==> flow/design.v <==
module S2(clk,
	  rst,
	  S2_done,
	  RB2_RW,
	  RB2_A,
	  RB2_D,
	  RB2_Q,
	  sen,
	  sd);
input clk, rst;
output reg S2_done; 
output reg RB2_RW;
output reg [2:0] RB2_A;
output reg [17:0] RB2_D;
input [17:0] RB2_Q;
input sen, sd;
reg [1:0] state,next_state;
reg [1:0] cnt_addr_bit;
reg [4:0] cnt_data;
reg [2:0] cnt_package;
always @(posedge clk or posedge rst) begin
	if(rst) state <= 2'b0;
	else state <= next_state;
end
always @(*) begin
	case(state)
		2'b0:begin   
			next_state = 2'b1;
		end
		2'b1:begin  
			next_state = (cnt_addr_bit == 2'b0) ? 2'b10 : 2'b1;
		end
		2'b10:begin  
			next_state = (cnt_data == 5'b0) ? 2'b11 : 2'b10;
		end
		2'b11:begin  
			next_state = (cnt_package == 3'b111) ? 2'b0 : 2'b1; 
		end
	endcase
end
always @(posedge clk or posedge rst) begin
	if(rst) S2_done <= 1'b0;
	else S2_done <= (cnt_package == 3'b111 & state == 2'b11);
end
always @(posedge clk or posedge rst) begin
	if(rst) RB2_RW <= 1'b1;
	else if(state == 2'b10) RB2_RW <= 1'b0;
	else RB2_RW <= 1'b1;
end
always @(posedge clk or posedge rst) begin
	if(rst) begin
		RB2_A <= 3'b0;
	end
	else begin
		RB2_A[cnt_addr_bit] <= (state == 2'b1) ? sd : RB2_A[cnt_addr_bit];
	end
end
always @(posedge clk or posedge rst) begin
	if(rst) begin
		RB2_D <= 18'b0;
	end
	else begin
		RB2_D[cnt_data] <= (state == 2'b10) ? sd : RB2_D[cnt_data];
	end
end
always @(posedge clk or posedge rst) begin
	if(rst) begin
		cnt_package <= 3'b0;
	end
	else begin
		cnt_package <= (state == 2'b11) ? cnt_package + 1'b1 : cnt_package;
	end
end
always @(posedge clk or posedge rst) begin
	if(rst) begin
		cnt_addr_bit <= 2'b10;
	end
	else begin
		cnt_addr_bit <= (state == 2'b1) ? cnt_addr_bit - 1'b1 : 2'b10;
	end
end
always @(posedge clk or posedge rst) begin
	if(rst) begin
		cnt_data <= 5'b10001;
	end
	else begin
		cnt_data <= (state == 2'b10) ? cnt_data - 1'b1 : 5'b10001;
	end
end
endmodule
; Step by step through the tools: S2
; What the tools print for S2, step after step.
; Line numbers count from 1 in the design file above.
; Library cell names are shortened.
; Not given: --
[setup]
top = S2
clock_port = clk
cell_library = sky130hd
lib_corner = tt_025C_1v80

; Word-level counts
; Source: Yosys, flattened and elaborated, memories not mapped. Widths are those after wreduce; folded enables and synchronous resets count as part of the registers. Registers that Yosys merges into a memory's read port (data or address) are not register bits. Print and check cells do not count. Equal cells are merged and count once.
[classes]
n_shift = 6
n_logic = 7
mul = 0
n_cmp = 0
eq_ne = 4
muxes = 9
addsub = 5
reduce_logical = 3
div_mod_pow = 0
[op_table]
columns = op, count
row1 = 1-bit by 6-bit variable shift with 18-bit output, 1
row2 = 1-bit by 6-bit variable shift with 18-bit output with constant A, 1
row3 = 18-bit bitwise AND, 1
row4 = 18-bit bitwise OR, 1
row5 = 18-bit by 5-bit indexed select with 1-bit output, 1
row6 = 18-bit NOT, 1
row7 = 2-bit parallel mux with 4-bit select, 1
row8 = 5-bit negation with 6-bit output, 1
row9 = 5-bit by 1-bit subtractor with 5-bit output with constant B, 1
row10 = 5-bit logical NOT, 1
row11 = 5-bit two-way mux, 1
row12 = 1-bit two-way mux, 5
row13 = 2-bit equality test with constant B, 2
row14 = 2-bit logical NOT, 2
row15 = 2-bit two-way mux, 2
row16 = 1-bit by 3-bit variable shift with 3-bit output, 1
row17 = 1-bit by 3-bit variable shift with 3-bit output with constant A, 1
row18 = 2-bit negation with 3-bit output, 1
row19 = 3-bit by 1-bit adder with 3-bit output with constant B, 1
row20 = 3-bit by 2-bit indexed select with 1-bit output, 1
row21 = 3-bit equality test with constant B, 1
row22 = 3-bit bitwise AND, 1
row23 = 3-bit bitwise OR, 1
row24 = 3-bit NOT, 1
row25 = 2-bit by 1-bit subtractor with 2-bit output with constant B, 1
row26 = 2-bit by 1-bit equality test with 1-bit output with constant B, 1
row27 = 1-bit bitwise AND, 1
[bits]
word_cells = 42
clocked_rd_ports_x_width = 0
reg_bits = 35
ramBits = 0
latchBits = 0
mem_bits_ro = 0
input_bits = 22
output_inout_bits = 23
n_memories = 0

; Longest topological paths
; Yosys ltp: most cells in a row. Word level: on the elaborated netlist, between registers, memories and ports. Mapped: between sequential cells and ports; inverters and the memories' decode and read muxes count.
[depth]
ltp_word = 5
abc_area = 0
mapped_depth = 11
depth_no_buf = 10

; Synthesis result
; Source: synth_stat.txt of the flow (Yosys; design flattened, memories mapped). It holds for the ABC_AREA given above (unset counts as 0); a run with the other value may have another netlist.
; Totals and module areas in this step are rounded.
[mapped]
area_um2 = 1942
sequential_area_um2 = 932.1
cells = 186
flip_flops = 37
[types]
columns = type, count, type_area_um2
row1 = dfrtp_1, 32, 800.768
row2 = dfstp_2, 5, 131.376
row3 = ha_1, 9, 112.608
row4 = o21ai_0, 19, 95.091
row5 = mux2_4, 6, 90.086
row6 = mux2_2, 7, 78.826
row7 = inv_1, 15, 56.304
row8 = nand2_1, 15, 56.304
row9 = nor2_1, 14, 52.55
row10 = nor2b_1, 6, 37.536
row11 = mux2i_1, 3, 30.029
row12 = o21ai_1, 6, 30.029
row13 = o31ai_1, 4, 30.029
row14 = o211ai_1, 3, 22.522
row15 = o32a_1, 2, 20.019
row16 = nand2b_1, 3, 18.768
row17 = a2111oi_0, 2, 17.517
row18 = o32ai_1, 2, 17.517
; Other cell types: 25; their cells: 33.

; Path before layout
; OpenSTA on the mapped netlist: ideal clock, no wires. The path of least setup slack (recovery checks aside). Input and output delay are each 20% of the period. Register names are those of the netlist, which keeps one name where synthesis merged equal registers.
[synth_timing]
path_kind = flip-flop to flip-flop
startpoint = register cnt_data[0]
endpoint = register RB2_D[16]
path_buffers = 1
delay_ns = 2.505
t_first_pin_ns = 0.000
tclk_ns = 2.74
setup_time_ns = 0.125
setup_slack_ns = 0.235
arrival_time_ns = 2.380
stages = 11
required_ns = 2.615
period_less_setup_slack_ns = 2.505
; "delay_ns" = arrival - input delay + setup time.
; "stages" counts driving pins, that of a launching flip-flop among them; a cell with two outputs on the path counts twice.
; "period_less_setup_slack_ns" = period - worst setup slack (recovery checks aside). The figure is calculated, with input and output delays left at 20% of the set period.
; Between the ends stands the longest chain of elaborated cells between them, by number of cells; it is not shown to be the way that was timed. Of several equally long chains one is given.
; A line is the first line of the expression or statement that the cell stems from. Yosys adds cells for indexed reads and writes and turns some case tables into memories.
[synth_via]
cell_sequence = dfstp_2 buf_6 inv_1 ha_1 nand2b_1 nor2_1 ha_1 inv_1 o32a_1 nor2_1 mux2_4
elab_chain_cells = 5
cone_cells = 8
cone_lines = 1
[synth_rtl]
columns = item, line
row1 = start: declaration, 19  ; reg [4:0] cnt_data;
row2 = start: assignment, 84  ; cnt_data <= 5'b10001;
row3 = start: assignment, 87  ; cnt_data <= (state == 2'b10) ? cnt_data - 1'b1 : 5'b10001;
row4 = 5-bit negation with 6-bit output, 63  ; RB2_D[cnt_data] <= (state == 2'b10) ? sd : RB2_D[cnt_data];
row5 = 1-bit by 6-bit variable shift with 18-bit output, 63
row6 = 18-bit NOT, 63
row7 = 18-bit bitwise AND, 63
row8 = 18-bit bitwise OR, 63
row9 = end: assignment, 60  ; RB2_D <= 18'b0;
row10 = end: assignment, 63
row11 = end: declaration, 14  ; output reg [17:0] RB2_D;

; Path in the finished layout
; Path of least setup slack in the final report of run 1 (OpenROAD, finished layout, wires in). Where an end is a register, its clock arrival counts in the times.
[layout_timing]
path_kind = flip-flop to flip-flop
startpoint = register cnt_data[0]
endpoint = register RB2_D[16]
required_ns = 3.02
t_first_pin_ns = 0.28
arrival_time_ns = 2.73
setup_slack_ns = 0.29
tclk_ns = 2.85
setup_time_ns = 0.11
path_buffers = 0
stages = 10
; Between the ends stands the longest chain of elaborated cells between them, by number of cells; it is not shown to be the way that was timed. Of several equally long chains one is given.
[layout_via]
cell_sequence = dfstp_2 inv_1 ha_1 nand2b_1 nor2_1 ha_1 inv_1 o32a_1 nor2_1 mux2_4
elab_chain_cells = 5
cone_cells = 8
cone_lines = 1
[layout_rtl]
columns = item, line
row1 = start: declaration, 19  ; reg [4:0] cnt_data;
row2 = start: assignment, 84  ; cnt_data <= 5'b10001;
row3 = start: assignment, 87  ; cnt_data <= (state == 2'b10) ? cnt_data - 1'b1 : 5'b10001;
row4 = 5-bit negation with 6-bit output, 63  ; RB2_D[cnt_data] <= (state == 2'b10) ? sd : RB2_D[cnt_data];
row5 = 1-bit by 6-bit variable shift with 18-bit output, 63
row6 = 18-bit NOT, 63
row7 = 18-bit bitwise AND, 63
row8 = 18-bit bitwise OR, 63
row9 = end: assignment, 60  ; RB2_D <= 18'b0;
row10 = end: assignment, 63
row11 = end: declaration, 14  ; output reg [17:0] RB2_D;

; Stored flow runs of S2 (2 of them; Yosys, OpenROAD, sky130hd). They differ in their settings and are not a sequence. Constraints: input delay and output delay 20% of the set period each, output load 0.01 pF.
; "clock_period_reached_ns": clock period set for the run, less the worst setup slack. It is reckoned from that one timing run; input and output delays stay at 20% of the period that was set.
; The measured numbers are rounded.

[run 1: settings]
period_ns = 2.85
CORE_UTILIZATION = 29
CAP_MARGIN = 20
CORE_MARGIN = 2
SLEW_MARGIN = 20
[run 1: results]
clock_period_reached_ns = 2.558
layout_utilization_pct = 37.4
setupTns_ns = 0.000
hold_ws_ns = 0.474
timing.setup.ws_ns = 0.292
post_synth_area_um2 = 1942
die_um2 = 7367
final_cell_area_um2 = 2402

[run 2: settings]
period_ns = 3.87
CORE_UTILIZATION = 61
SETUP_SLACK_MARGIN = -0.04
PLACE_DENSITY = 0.55
CTS_CLUSTER_DIAMETER = 352
CAP_MARGIN = 40
SLEW_MARGIN = 5
MIN_ROUTING_LAYER = met2
CORE_MARGIN = 2
[run 2: results]
clock_period_reached_ns = 3.274
layout_utilization_pct = 74.5
setupTns_ns = 0.000
hold_ws_ns = 0.494
timing.setup.ws_ns = 0.596
post_synth_area_um2 = 1942
die_um2 = 3651
final_cell_area_um2 = 2275
